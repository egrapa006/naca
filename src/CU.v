==> flow/design.v <==
module CU (
    input [5:0] opcode,
    input clk,
    output reg immediate,
    output reg [3:0] ALU_op,
    output reg ecall,
    output reg link_jump
);
always @(posedge clk)
begin
    case (opcode)
        6'b000000: begin
            immediate <= 1'b0;
            ecall <= 1'b0;
            link_jump <= 1'b0;
        end
        6'b000001: begin
            immediate <= 1'b1;
            ecall <= 1'b0;
            link_jump <= 1'b0;
            ALU_op <= 4'b0000;
        end
        6'b000010: begin
            immediate <= 1'b0;
            ecall <= 1'b0;
            link_jump <= 1'b0;
            ALU_op <= 4'b0000;
        end
        6'b000011: begin
            immediate <= 1'b0;
            ecall <= 1'b0;
            link_jump <= 1'b0;
            ALU_op <= 4'b0001;;
        end
        6'b000100: begin
            immediate <= 1'b0;
            ecall <= 1'b0;
            link_jump <= 1'b0;
            ALU_op <= 4'b0010;;
        end
        6'b000101: begin
            immediate <= 1'b0;
            ecall <= 1'b0;
            link_jump <= 1'b0;
            ALU_op <= 4'b0011;
        end
        6'b000110: begin
            immediate <= 1'b0;
            ecall <= 1'b0;
            link_jump <= 1'b0;
            ALU_op <= 4'b0100;
        end
        6'b000111: begin
            immediate <= 1'b0;
            ecall <= 1'b0;
            link_jump <= 1'b0;
            ALU_op <= 4'b0101;
        end
        6'b001000: begin
            immediate <= 1'b0;
            ecall <= 1'b0;
            link_jump <= 1'b0;
            ALU_op <= 4'b0110;
        end
        6'b001001: begin
            immediate <= 1'b0;
            ecall <= 1'b0;
            link_jump <= 1'b0;
            ALU_op <= 4'b0111;
        end
        6'b001010: begin
            immediate <= 1'b0;
            ecall <= 1'b0;
            link_jump <= 1'b0;
            ALU_op <= 4'b1000;
        end
        6'b001011: begin
            immediate <= 1'b0;
            ecall <= 1'b0;
            link_jump <= 1'b0;
            ALU_op <= 4'b1000;
        end
        6'b001100: begin
            immediate <= 1'b0;
            ecall <= 1'b0;
            link_jump <= 1'b0;
            ALU_op <= 4'b1000;
        end
        6'b001101: begin
            immediate <= 1'b0;
            ecall <= 1'b0;
            link_jump <= 1'b0;
            ALU_op <= 4'b1000;
        end
        6'b001110: begin
            immediate <= 1'b0;
            ecall <= 1'b0;
            link_jump <= 1'b0;
            ALU_op <= 4'b1000;
        end
        6'b001111: begin
            immediate <= 1'b0;
            ecall <= 1'b0;
            link_jump <= 1'b1;
            ALU_op <= 4'b1000;
        end
        6'b010000: begin
            immediate <= 1'b0;
            ecall <= 1'b0;
            link_jump <= 1'b1;
            ALU_op <= 4'b1000;
        end
        6'b010001: begin
            immediate <= 1'b0;
            ecall <= 1'b0;
            link_jump <= 1'b1;
            ALU_op <= 4'b1000;
        end
        6'b010010: begin
            immediate <= 1'b0;
            ecall <= 1'b0;
            link_jump <= 1'b1;
            ALU_op <= 4'b1000;
        end
        6'b010011: begin
            immediate <= 1'b0;
            ecall <= 1'b0;
            link_jump <= 1'b1;
            ALU_op <= 4'b1000;
        end
        6'b010100: begin
            immediate <= 1'b0;
            ecall <= 1'b0;
            link_jump <= 1'b0;
            ALU_op <= 4'b1001;
        end
        6'b010101: begin
            immediate <= 1'b0;
            ecall <= 1'b0;
            link_jump <= 1'b0;
            ALU_op <= 4'b1010;
        end
        6'b010110: begin
            immediate <= 1'b0;
            ecall <= 1'b0;
            link_jump <= 1'b0;
            ALU_op <= 4'b1011;
        end
        6'b010111: begin
            immediate <= 1'b0;
            ecall <= 1'b1;
            link_jump <= 1'b0;
			end
    endcase
end
endmodule
# Reports on CU
# The steps from the RTL of CU to its reports follow in flow order.
# Lines are those of the file above, counted from 1.
# Not given: --
# design
top	CU
clock_port	clk
library	sky130hd
corner	tt_025C_1v80

# After elaboration
# Source: Yosys, flattened and elaborated, memories not mapped. Widths are those after wreduce. Registers that Yosys merges into a memory's read port (data or address) are not register bits. Print and check cells do not count. Equal cells are merged and count once.
# word_totals
regBits	7
output_inout_bits	7
elab_cells	42
# classes
equal	23
mux	4
n_reduce_logical	11
# op_table
operator	n
== test 6 x 4 -> 1 bit (second input constant)	8
== test 6 x 5 -> 1 bit (second input constant)	8
case mux 4 bit (select 12 bit)	1
OR reduction 23 bit	2
== test 6 x 3 -> 1 bit (second input constant)	4
OR reduction 19 bit	1
nonzero test 12 bit	1
== test 6 x 2 -> 1 bit (second input constant)	2
OR reduction 10 bit	1
nonzero test 2 bit	3
== test 6 x 1 -> 1 bit (second input constant)	1
zero test 6 bit	1
case mux 1 bit (select 2 bit)	3
OR reduction 5 bit	1
OR reduction 2 bit	1

# Longest topological paths
# Depth = most cells in a row (Yosys ltp): at word level without a register or memory, in the mapped netlist without a sequential cell, where the memories' decode and read muxes count.
# depth
ltp_word	3
ABC_AREA	0
ltp_mapped	4
ltp_nobuf	3

# After synthesis
# Source: synth_stat.txt of the flow (Yosys; design flattened, memories mapped). It holds for the ABC_AREA given above (unset counts as 0); a run with the other value may have another netlist.
# types
cell_type	n
sky130_fd_sc_hd__edfxtp_1	7
sky130_fd_sc_hd__a21oi_1	8
sky130_fd_sc_hd__buf_6	2
sky130_fd_sc_hd__o32ai_2	1
sky130_fd_sc_hd__buf_2	3
sky130_fd_sc_hd__nand3_1	3
sky130_fd_sc_hd__nor2_1	4
sky130_fd_sc_hd__nand4_1	2
sky130_fd_sc_hd__o211ai_2	1
sky130_fd_sc_hd__nand2_1	3
sky130_fd_sc_hd__nor3_1	2
sky130_fd_sc_hd__nor3_2	1
sky130_fd_sc_hd__and3b_1	1
sky130_fd_sc_hd__or3b_1	1
sky130_fd_sc_hd__xor2_1	1
sky130_fd_sc_hd__and2b_1	1
sky130_fd_sc_hd__nor3b_1	1
sky130_fd_sc_hd__o21bai_1	1
# Not listed: further types 4, cells in them 4.
# mapped
mapped_cells	47
area_mm2	0.0004604
seqArea_mm2	0.0002102
ffs	7

# Path before layout
# OpenSTA on the mapped netlist: ideal clock, no wires. The path of least setup slack (recovery checks aside). Input and output delay are each 20% of the period. Register names are those of the netlist, which keeps one name where synthesis merged equal registers.
# synth_timing
path_type	input to register
startpoint	input port opcode[5]
endpoint	register ALU_op[0]
tclk_ns	1.42
input_delay_ns	0.284
setup_time_ns	0.339
t_arrival_ns	0.964
required_time_ns	1.081
path_slack_ns	0.117
path_delay_ns	1.019
path_stages	4
n_path_buf	1
synth_period_reached_ns	1.303
# "path_delay_ns" = arrival - input delay + setup time.
# "path_stages" counts driving pins, that of a launching flip-flop among them; a cell with two outputs on the path counts twice.
# "synth_period_reached_ns" = period - worst setup slack (recovery checks aside). The figure is calculated, with input and output delays left at 20% of the set period.
# The rows between start and end are the longest chain of elaborated cells between them; the timing report does not say that the signal goes this way. Where chains are equally long, one stands for them.
# Each line given opens the expression or statement behind the cell; cells for indexed reads and writes are added by Yosys, which also makes memories of some case tables.
# A register here has more assigning lines than the two given.
# The path ends at the enable pin of a flip-flop; only ways to that pin are counted.
# synth_via
path_cell_list	sky130_fd_sc_hd__buf_2 > sky130_fd_sc_hd__nor2_1 > sky130_fd_sc_hd__a21oi_1 > sky130_fd_sc_hd__a21oi_1
elab_chain_cells	3
# synth_lines
element	line_no	text
from (decl)	2	input [5:0] opcode,
== test 6 x 2 -> 1 bit	11	case (opcode)
OR reduction 2 bit	--
nonzero test 12 bit	--
to (assign)	21	ALU_op <= 4'b0000;
to (assign)	27	ALU_op <= 4'b0000;
to (decl)	5	output reg [3:0] ALU_op,

# Path in the finished layout
# Path of least setup slack in the final report of job 1 (OpenROAD, finished layout, wires in). Where an end is a register, its clock arrival counts in the times.
# layout_timing
path_type	register to output
startpoint	register ecall
endpoint	output port ecall
tclk_ns	0.985
out_delay_ns	0.20
t_arrival_ns	0.74
required_time_ns	0.79
path_slack_ns	0.05
path_stages	2
n_path_buf	1
# A register here has more assigning lines than the two given.
# layout_via
path_cell_list	sky130_fd_sc_hd__edfxtp_1 > sky130_fd_sc_hd__buf_2
elab_chain_cells	0
# layout_lines
element	line_no	text
from (decl)	6	output reg ecall,
from (assign)	14	ecall <= 1'b0;
from (assign)	19	ecall <= 1'b0;
to (decl)	6

# Below are 2 stored runs of the flow (Yosys, OpenROAD; platform sky130hd) on CU, each with its settings and what was measured, unordered. Constraints: input delay and output delay 20% of the set period each, output load 0.01 pF.
# "timing.achieved_period_ns" = clock period - worst setup slack. The figure is calculated, with input and output delays left at 20% of the set period.
# "timing.worst_path_ns" means the part of the period allowed to the worst setup path (the constraints hold back 20% at inputs and 20% at outputs) less its slack; where the path has registers, the arrival times of their clocks count too.
# Settings: . = not set for that run.
# Results: . = not shown.
run name	period_ns	CORE_UTILIZATION	SETUP_SLACK_MARGIN	PLACE_DENSITY_LB_ADDON	CORE_ASPECT_RATIO	CORE_MARGIN	CELL_PAD_IN_SITES_DETAIL_PLACEMENT	CTS_CLUSTER_SIZE	CTS_CLUSTER_DIAMETER	SLEW_MARGIN	CAP_MARGIN	PLACE_DENSITY	TNS_END_PERCENT	ABC_AREA	stdcell_area_mm2	total_die_area_mm2	timing.worst_path_ns	path_kind	final_hold_ws_ns	timing.setup.ws_ns	final_setup_tns_ns	finalUtil_pct	yosys_chip_area_mm2	timing.achieved_period_ns
job 1	0.985	19	0.06	0.24	1.64	2	0	75	170	0	20	.	.	.	0.000777	0.0028452	0.74	register to output	0.366	0.045	0.000	34.4	0.0004604	0.940
job 2	2.18	40	.	.	1.63	5	2	.	325	25	20	0.62	80	0	.	.	.	.	.	.	.	.	.	.
# Job 2: incomplete, floorplanning halted on PDN-0185
