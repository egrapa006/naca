==> flow/design.v <==
module REG_FILE (
input link_jump,
input [4:0] reg1,  
input [4:0] reg2,
input [4:0] reg3,
output reg [31:0] data_reg2,
output reg [31:0] data_reg3,
input clk,
output reg [31:0] comp,
input [31:0] write_back,
input [31:0] mpc,
output reg [31:0] syscode,
input [31:0] keyboard,
output reg [31:0] datao_smem,
input [31:0] datai_smem,
output reg [31:0] addr_smem,
output reg [31:0] datao_gmem,
output reg [31:0] addr_gmem
);
reg [31:0] regs [31:0];
always @(posedge clk)
begin
	regs[0] <= 0;
    regs[reg1] <= write_back;
    data_reg2 <= regs[reg2];
    data_reg3 <= regs[reg3];
    if (link_jump) regs[14] <= mpc;
    datao_gmem <= regs[11];
    datao_smem <= regs[9];
    addr_gmem <= regs[10];
    addr_smem <= regs[8];
    syscode <= regs[12];
    comp <= regs[13];
    if (keyboard != 0) regs[15] <= keyboard;
    regs[7] <= datai_smem;
end
endmodule
# Step by step through the tools: REG_FILE
# What the tools print for REG_FILE, step after step.
# Lines are those of the file above, counted from 1.
# Library cell names are shortened.
# Not given: --
dict set report setup {
  top_module {REG_FILE}
  clk_port {clk}
  lib {sky130hd}
  pvt_corner {tt_025C_1v80}
}

# Word level
# Counts by Yosys on the flattened word-level netlist (proc, flatten, opt, wreduce; memories kept). Register bits leave out memories and registers merged into their read ports (data or address); mux counts leave out enables and synchronous resets folded into registers. Print and check cells are left out. Cells with the same type and inputs are merged into one.
# Memory sizes are those after Yosys's memory passes, which may raise the word count (mostly to a power of two), join words into wider ones and drop unused or constant bits.
dict set report op_classes {
  mux 4
  reduce_logical 1
}
# operator n
set ops {}
lappend ops {{32-bit two-way mux} 2}
lappend ops {{32-bit nonzero test} 1}
lappend ops {{1-bit two-way mux} 2}
dict set report bits {
  register_bits 0
  ram_bits 1024
  n_memories 1
  output_inout_bits 256
  word_cells 6
}
# name words word_bits line
set memory_table {}
lappend memory_table {regs 32 32 20} ;# reg [31:0] regs [31:0];

# Logic depth
# Depth = most cells in a row (Yosys ltp): at word level without a register or memory, in the mapped netlist without a sequential cell, where the memories' decode and read muxes count.
dict set report logic_depth {
  depth_word 2
  abc_area 0
  mapped_depth 8
  ltp_nobuf 5
}

# After synthesis
# Source: synth_stat.txt of the flow (Yosys; design flattened, memories mapped). It holds for the ABC_AREA given above (unset counts as 0); a run with the other value may have another netlist.
dict set report mapped {
  mapped_cells 3760
  mapped_area_mm2 0.0541907
  seqArea_mm2 0.0352338
  flip_flops 1280
  buffers 265
}
# cell n
set by_type {}
lappend by_type {edfxtp_1 960}
lappend by_type {mux2i_1 1024}
lappend by_type {dfxtp_1 320}
lappend by_type {a22oi_1 192}
lappend by_type {a22o_1 128}
lappend by_type {nand3_1 193}
lappend by_type {a21oi_1 192}
lappend by_type {nand2_1 196}
lappend by_type {buf_6 44}
lappend by_type {a31oi_1 64}
lappend by_type {buf_4 50}
lappend by_type {buf_2 73}
lappend by_type {mux2_2 32}
lappend by_type {nor3_1 64}
lappend by_type {clkbuf_1 84}
lappend by_type {a21o_1 32}
lappend by_type {and2_1 34}
lappend by_type {nor2_1 32}
# Other cell types: 13; their cells: 46.

# Worst setup path after synthesis
# OpenSTA on the mapped netlist: ideal clock, no wires. The path of least setup slack (recovery checks aside). Input and output delay are each 20% of the period. Register names are those of the netlist, which keeps one name where synthesis merged equal registers.
dict set report synth_path {
  path_type {input -> register}
  start {input reg1[4]}
  end {memory regs[15][0]}
  clock_period_ns 5.0
  input_delay_ns 1.000
  setup_time_ns 0.466
  t_first_pin_ns 1.000
  arrival_ns 3.515
  path_slack_ns 1.020
  delay_ns 2.981
  stages 2
  synth_period_reached_ns 3.98
}
# "delay_ns" = arrival - input delay + setup time.
# "stages" counts driving pins, that of a launching flip-flop among them; a cell with two outputs on the path counts twice.
# "synth_period_reached_ns" is the clock period less the worst setup slack; recovery checks do not enter. This is arithmetic on one report: input and output delays are still those of the set period (20% each).
dict set report synth_between {
  cell_sequence {nand3b_1 > o21ai_0}
}
# element line
set synth_rtl {}
lappend synth_rtl {{from (decl)} 3} ;# input [4:0] reg1,
lappend synth_rtl {{to (decl)} 20} ;# reg [31:0] regs [31:0];
# No chain of elaborated cells between the ends is given.

# Path in the finished layout
# Path of least setup slack in the final report of job 1 (OpenROAD, finished layout, wires in). Where an end is a register, its clock arrival counts in the times.
dict set report layout_path {
  path_type {register -> output}
  start {register data_reg3[31]}
  end {output data_reg3[31]}
  clock_period_ns 3.92
  out_delay_ns 0.78
  t_first_pin_ns 0.76
  arrival_ns 2.05
  path_slack_ns 1.09
  stages 2
}
dict set report layout_between {
  cell_sequence {dfxtp_1 > clkdlybuf4s50_1}
  elab_chain_len 0
  cone_cells 0
  lines_between 0
}
# element line
set layout_rtl {}
lappend layout_rtl {{from (decl)} 7} ;# output reg [31:0] data_reg3,
lappend layout_rtl {{to (decl)} 7}

Lab notebook: REG_FILE

Flow measurements of REG_FILE on sky130hd: 2 stored runs with different settings, listed in no order. Input and output delays are each 20% of the period that was set; the output load is 0.01 pF.
"clock_period_reached_ns": clock period set for the run, less the worst setup slack. It is reckoned from that one timing run; input and output delays stay at 20% of the period that was set.
"critical_path_time_ns": the worst setup path's part of the clock period (all of it between registers, 20% less for each end at a port) less its slack. A launch clock that arrives late makes it longer, a capture clock that arrives late makes it shorter.
By "design_power_w" is meant OpenSTA's value without simulated activity: inputs other than the clock are taken to toggle once in ten clock periods, and the tool carries that through the logic.

[flow] job 1: files
==> flow/run.sh <==
#!/bin/bash
# the make line also repeats the synthesis and layout settings of config.mk as NAME=value (left out here)
make -C /OpenROAD-flow-scripts/flow DESIGN_CONFIG=/design/flow/config.mk WORK_HOME=/design/flow/orfs CLKGATE_MAP_FILE= finish
==> flow/config.mk <==
export PLATFORM = sky130hd
export DESIGN_NAME = REG_FILE
export DESIGN_NICKNAME = REG_FILE
export VERILOG_FILES = /design/flow/design.v
export SDC_FILE = /design/flow/constraint.sdc
export NUM_CORES = 4
export LEC_CHECK = 0
export CAP_MARGIN = 10
export CORE_ASPECT_RATIO = 1.02
export CORE_MARGIN = 2
export CORE_UTILIZATION = 25
export CTS_CLUSTER_DIAMETER = 110
export PLACE_DENSITY = 0.8
export SETUP_SLACK_MARGIN = 1.07
export SLEW_MARGIN = 30
==> flow/constraint.sdc <==
create_clock -name core_clock -period 3.92 [get_ports {clk}]
set_input_delay 0.7840 -clock core_clock [delete_from_list [all_inputs] [get_ports {clk}]]
set_output_delay 0.7840 -clock core_clock [all_outputs]
set_load 0.01 [all_outputs]

[flow] job 1: metrics
[metrics] final_die_area_mm2 = 0.220503
[metrics] critical_path_time_ns = 2.05
[metrics] path_kind = register -> output
[metrics] setupTns_ns = 0.000
[metrics] fin_hold_ws_ns = 0.400
[metrics] fin_ws_ns = 1.087
[metrics] design_power_w = 0.031075
[metrics] synth_area_mm2 = 0.0541907
[metrics] clock_period_reached_ns = 2.833
[metrics] finish.utilization_pct = 31.2
[metrics] finalCellArea_mm2 = 0.0671569

[flow] job 2: files
==> flow/run.sh <==
#!/bin/bash
# the make line also repeats the synthesis and layout settings of config.mk as NAME=value (left out here)
make -C /OpenROAD-flow-scripts/flow DESIGN_CONFIG=/design/flow/config.mk WORK_HOME=/design/flow/orfs CLKGATE_MAP_FILE= finish
==> flow/config.mk <==
export PLATFORM = sky130hd
export DESIGN_NAME = REG_FILE
export DESIGN_NICKNAME = REG_FILE
export VERILOG_FILES = /design/flow/design.v
export SDC_FILE = /design/flow/constraint.sdc
export NUM_CORES = 4
export LEC_CHECK = 0
export CAP_MARGIN = 15
export CORE_MARGIN = 2
export CORE_UTILIZATION = 33
export CTS_CLUSTER_DIAMETER = 370
export CTS_CLUSTER_SIZE = 72
export GPL_TIMING_DRIVEN = 1
export PLACE_DENSITY_LB_ADDON = 0.22
export SETUP_SLACK_MARGIN = 0.28
export SLEW_MARGIN = 30
==> flow/constraint.sdc <==
create_clock -name core_clock -period 2.64 [get_ports {clk}]
set_input_delay 0.5280 -clock core_clock [delete_from_list [all_inputs] [get_ports {clk}]]
set_output_delay 0.5280 -clock core_clock [all_outputs]
set_load 0.01 [all_outputs]

[flow] job 2: metrics
[metrics] final_die_area_mm2 = 0.167473
[metrics] critical_path_time_ns = 1.80
[metrics] path_kind = input -> register
[metrics] setupTns_ns = 0.000
[metrics] fin_hold_ws_ns = 0.195
[metrics] fin_ws_ns = 0.309
[metrics] design_power_w = 0.03447
[metrics] synth_area_mm2 = 0.0541907
[metrics] clock_period_reached_ns = 2.331
[metrics] finish.utilization_pct = 39.5
[metrics] finalCellArea_mm2 = 0.064413
